==> flow/design.v <==
`timescale 1ns / 1ps
module I_TLC(
    input sensor,    
    input clock,
    input reset,
  output reg [2:0] M,   
  output reg [2:0] S    
    );
    reg [3:0] count;
    parameter TL=10,TS=6;   
    reg [1:0] ps;  
    parameter s0=2'b00,s1=2'b01,s2=2'b10,s3=2'b11;
    always@(posedge clock )
    if(reset)
    begin 
    ps<=s0;
    count<=0;
    end
    else
    case(ps)
    s0:                              
      if(~sensor || count<TL)
      begin
      ps<=s0;
      count<=count+1;
      end
      else if(sensor && count==TL)
      begin
      ps<=s1;
      count<=0;
      end
    s1:                                 
      if(count<TS && sensor)
          begin
          ps<=s1;
          count<=count+1;
          end
        else if(count==TS)
          begin
          ps<=s2;
          count<=0;
          end
        else
          begin
          ps<=s1;
          end
     s2:
       if(sensor && count<TL)
          begin
          count<=count+1;
          ps<=s2;
          end
        else if(count==TL && ~sensor)    
          begin
          ps<=s3;
          count<=0;
          end
        else if(~sensor && count<TL)     
          begin
          ps<=s1;
          count<=count+1;
          end
      else if(sensor && count==TL)
           begin
           ps<=s3;
             count<=0;
           end
      s3:
        if (count<TS)              
        begin
        ps<=s3;
        count<=count+1;
        end
      else if(count==TS)                  
        begin
        ps<=s0;
        count<=0;
        end
      default:
      ps<=s0;
    endcase
    always@(ps)
    case(ps)
    s0: begin
      M<=001;
      S<=100;
      end
    s1:
      begin
      M<=010;
      S<=100;
      end
    s2:
      begin
      M<=100;
      S<=001;
      end
    s3:
      begin
      M<=100;
      S<=010;
      end
   default: begin
      M<=001;
      S<=100;
      end
    endcase
endmodule
### From RTL to reports: I_TLC

The steps from the RTL of I_TLC to its reports follow in flow order.
Lines are those of the file above, counted from 1.
Operators: Yosys type, input widths -> output width; for muxes data width and select width s.
Cell names lack the library's common part.
A cell with - has no value.

| design | value |
|---|---|
| design top | I_TLC |
| clock | clock |
| library | sky130hd |
| timing corner | tt_025C_1v80 |

### Word level

Yosys after proc, flatten, opt, wreduce and memory -nomap, before mapping. Memory bits, and registers merged into a memory's read port (data or address), are not among the register bits. Print and check cells are not counted. Equal cells are merged and count once.

| bit counts | value |
|---|---|
| output and inout bits | 6 |
| register bits after elaboration | 6 |
| input port bits | 3 |
| word-level cells | 47 |

| cells by class | value |
|---|---|
| add/sub/neg operators | 1 |
| equality and inequality tests | 8 |
| muxes and demuxes | 22 |
| reduce/logical cells | 11 |
| magnitude comparators | 2 |
| bitwise operators | 1 |

Operators with widths:

| operator | count |
|---|---|
| $mux 4 | 8 |
| $mux 2 | 10 |
| $pmux 3 s3 | 2 |
| $pmux 4 s4 | 1 |
| $pmux 2 s4 | 1 |
| $ne 3x3->1 const B | 2 |
| $logic_and 1x1->1 | 5 |
| $ne 5x5->1 const B | 1 |
| $eq 2x2->1 const B | 2 |
| $reduce_or 2->1 | 2 |
| $add 4x1->4 const B | 1 |
| $lt 4x3->1 const B | 1 |
| $eq 4x3->1 const B | 1 |
| $lt 4x4->1 const B | 1 |
| $eq 4x4->1 const B | 1 |
| $reduce_and 4->1 | 1 |
| $reduce_bool 4->1 | 1 |
| $eq 2x1->1 const B | 1 |
| $logic_not 2->1 | 1 |
| $logic_or 1x1->1 | 1 |
| $not 1->1 | 1 |

### Depth

Depth = most cells in a row (Yosys ltp): at word level without a register or memory, in the mapped netlist without a sequential cell, where the memories' decode and read muxes count.

| depth | value |
|---|---|
| depth after elaboration | 7 |
| ABC_AREA | 1 |
| gate-level depth with buffers | 10 |
| mapped depth without buffers | 9 |

### Mapped cells and area

Yosys stat after the flow's synthesis: flattened, memories mapped to cells. It holds for the ABC_AREA given above (unset counts as 0); a run with the other value may have another netlist.

Cells by type:

| cell type | count | total area (µm²) |
|---|---|---|
| dfxtp_1 | 8 | 160.154 |
| nand2_1 | 32 | 120.115 |
| nand3_1 | 15 | 75.072 |
| inv_1 | 17 | 63.811 |
| o21ai_0 | 9 | 45.043 |
| nor2_1 | 11 | 41.29 |
| nor2_8 | 2 | 40.038 |
| nand4_1 | 6 | 37.536 |
| ha_1 | 2 | 25.024 |
| nand2_2 | 4 | 25.024 |
| a21oi_1 | 4 | 20.019 |
| nor2_2 | 3 | 18.768 |
| o211ai_1 | 2 | 15.014 |
| clkbuf_1 | 3 | 11.261 |
| inv_2 | 3 | 11.261 |
| a32o_1 | 1 | 10.01 |
| clkbuf_2 | 2 | 10.01 |
| nand3_2 | 1 | 10.01 |

Not listed: further types 7, cells in them 7.

| synthesis totals | value |
|---|---|
| area of sequential cells | 160.2 µm² |
| chip area (Yosys) | 785.8 µm² |
| cells in the netlist | 132 |
| mapped flip-flops | 8 |
| buffer cells | 6 |

### Worst setup path after synthesis

OpenSTA on the mapped netlist: ideal clock, no wires. The path of least setup slack (recovery checks aside). Input and output delay are each 20% of the period. Register names are those of the netlist, which keeps one name where synthesis merged equal registers.

| path after synthesis | value |
|---|---|
| path type | register -> register |
| from | register count[0] |
| to | register count[1] |
| period | 1830 ps |
| library setup time | 117 ps |
| buffers on the path | 1 |
| stages | 11 |
| data required time | 1713 ps |
| slack | 368 ps |
| launch time at the first pin | 0 ps |
| delay of the path | 1462 ps |
| data arrival time | 1345 ps |
| period reached after synthesis | 1462 ps |

"delay of the path" is the arrival time less input delay plus setup time.
"stages" counts driving pins, that of a launching flip-flop among them; a cell with two outputs on the path counts twice.
"period reached after synthesis" is the clock period less the worst setup slack; recovery checks do not enter. This is arithmetic on one report: input and output delays are still those of the set period (20% each).
Between the ends stands the longest chain of elaborated cells between them, by number of cells; it is not shown to be the way that was timed. Of several equally long chains one is given.
A line is the first line of the expression or statement that the cell stems from. Yosys adds cells for indexed reads and writes and turns some case tables into memories.
A register here has more assigning lines than the two given.

| on the way, after synthesis | value |
|---|---|
| path through | dfxtp_1 > clkbuf_2 > inv_1 > ha_1 > inv_1 > o21ai_0 > inv_1 > nand2_1 > nand4_1 > nor2_1 > nor2_1 |
| cells in the longest elaborated chain | 7 |
| elaborated cells between the ends (all ways) | 20 |
| classes of those cells | 1 x add/sub; 2 x compare; 2 x eq/ne; 9 x mux; 6 x reduce/logical |

RTL lines, path after synthesis:

| element | line | source |
|---|---|---|
| start: declaration | 9 | `reg [3:0] count;` |
| start: assignment | 25 | `count<=count+1;` |
| start: assignment | 36 | `count<=count+1;` |
| $eq 4x4->1 | 63 | `else if(sensor && count==TL)` |
| $logic_and 1x1->1 | 63 |  |
| $mux 4 | 63 |  |
| $mux 4 | 58 | `else if(~sensor && count<TL)` |
| $mux 4 | 53 | `else if(count==TL && ~sensor)` |
| $mux 4 | 48 | `if(sensor && count<TL)` |
| $pmux 4 s4 | 20 | `case(ps)` |
| end: assignment | 25 |  |
| end: assignment | 36 |  |
| end: declaration | 9 |  |

### Path in the finished layout

Path of least setup slack in the final report of record 1 (OpenROAD, finished layout, wires in). Where an end is a register, its clock arrival counts in the times.
The path's times are printed in steps of 10 ps; the period is the one set.

| path after layout | value |
|---|---|
| path type | register -> output |
| from | register ps |
| to | output port M[1] |
| output delay | 490 ps |
| data required time | 1940 ps |
| buffers on the path | 1 |
| slack | 720 ps |
| launch time at the first pin | 230 ps |
| period | 2430 ps |
| data arrival time | 1220 ps |
| stages | 2 |

An end named without its bit number is one bit of that signal or, where synthesis recoded a state register, one of its new flip-flops.
Between the ends stands the longest chain of elaborated cells between them, by number of cells; it is not shown to be the way that was timed. Of several equally long chains one is given.
A register here has more assigning lines than the two given.

| on the way, after layout | value |
|---|---|
| path through | dfxtp_4 > clkdlybuf4s50_1 |
| cells in the longest elaborated chain | 3 |
| elaborated cells between the ends (all ways) | 6 |
| classes of those cells | 3 x eq/ne; 1 x mux; 2 x reduce/logical |

RTL lines, path after layout:

| element | line | source |
|---|---|---|
| start: declaration | 11 | `reg [1:0] ps;` |
| start: assignment | 16 | `ps<=s0;` |
| start: assignment | 24 | `ps<=s0;` |
| $eq 2x2->1 | 83 | `case(ps)` |
| $reduce_or 2->1 | - |  |
| $pmux 3 s3 | 83 |  |
| end: declaration | 6 | `output reg [2:0] M,` |

==> results <==
Below are 2 stored runs of the flow (Yosys, OpenROAD; platform sky130hd) on I_TLC, each with its settings and what was measured, unordered. Constraints: input delay and output delay 20% of the set period each, output load 0.01 pF.
"period achieved": clock period set for the run, less the worst setup slack. It is reckoned from that one timing run; input and output delays stay at 20% of the period that was set.
"time of the worst setup path" = time allowed to the worst setup path (clock period - input delay - output delay, where it has them) - its slack; a late launch clock adds to it, a late capture clock takes from it.
By "power consumption" is meant OpenSTA's value without simulated activity: inputs other than the clock are taken to toggle once in ten clock periods, and the tool carries that through the logic.
"time of the worst setup path" is known to 10 ps.
Settings: . = not set for that run.

| run name | period_ns | CORE_UTILIZATION | SETUP_SLACK_MARGIN | PLACE_DENSITY_LB_ADDON | CORE_ASPECT_RATIO | CORE_MARGIN | ABC_AREA | CTS_CLUSTER_SIZE | CTS_CLUSTER_DIAMETER | CAP_MARGIN | MIN_ROUTING_LAYER | MAX_ROUTING_LAYER | SLEW_MARGIN | CELL_PAD_IN_SITES_DETAIL_PLACEMENT | TNS_END_PERCENT | GPL_TIMING_DRIVEN | time of the worst setup path (ps) | critical path kind | area of the die (µm²) | period achieved (ps) | chip area after synthesis (Yosys) (µm²) | post-route setup TNS (ps) | power consumption (µW) | standard-cell area after layout (µm²) | worst hold slack in the final report (ps) | smallest setup slack (ps) |
|---|---|---|---|---|---|---|---|---|---|---|---|---|---|---|---|---|---|---|---|---|---|---|---|---|---|---|
| record 1 | 2.43 | 30 | 0.64 | 0.05 | 1.67 | 7 | 1 | 95 | 238 | 5 | met1 | met5 | 20 | . | . | . | 1220 | register -> output | 4295.2 | 1709 | 785.8 | 0 | 378.4 | 933.4 | 547 | 721 |
| record 2 | 2.29 | 59 | 0.57 | 0.25 | . | 2 | . | 60 | 40 | 20 | met1 | met4 | 20 | 0 | 75 | 1 | 1240 | register -> output | 1693.7 | 1695 | 814.5 | 0 | 369.7 | 943.4 | 565 | 595 |
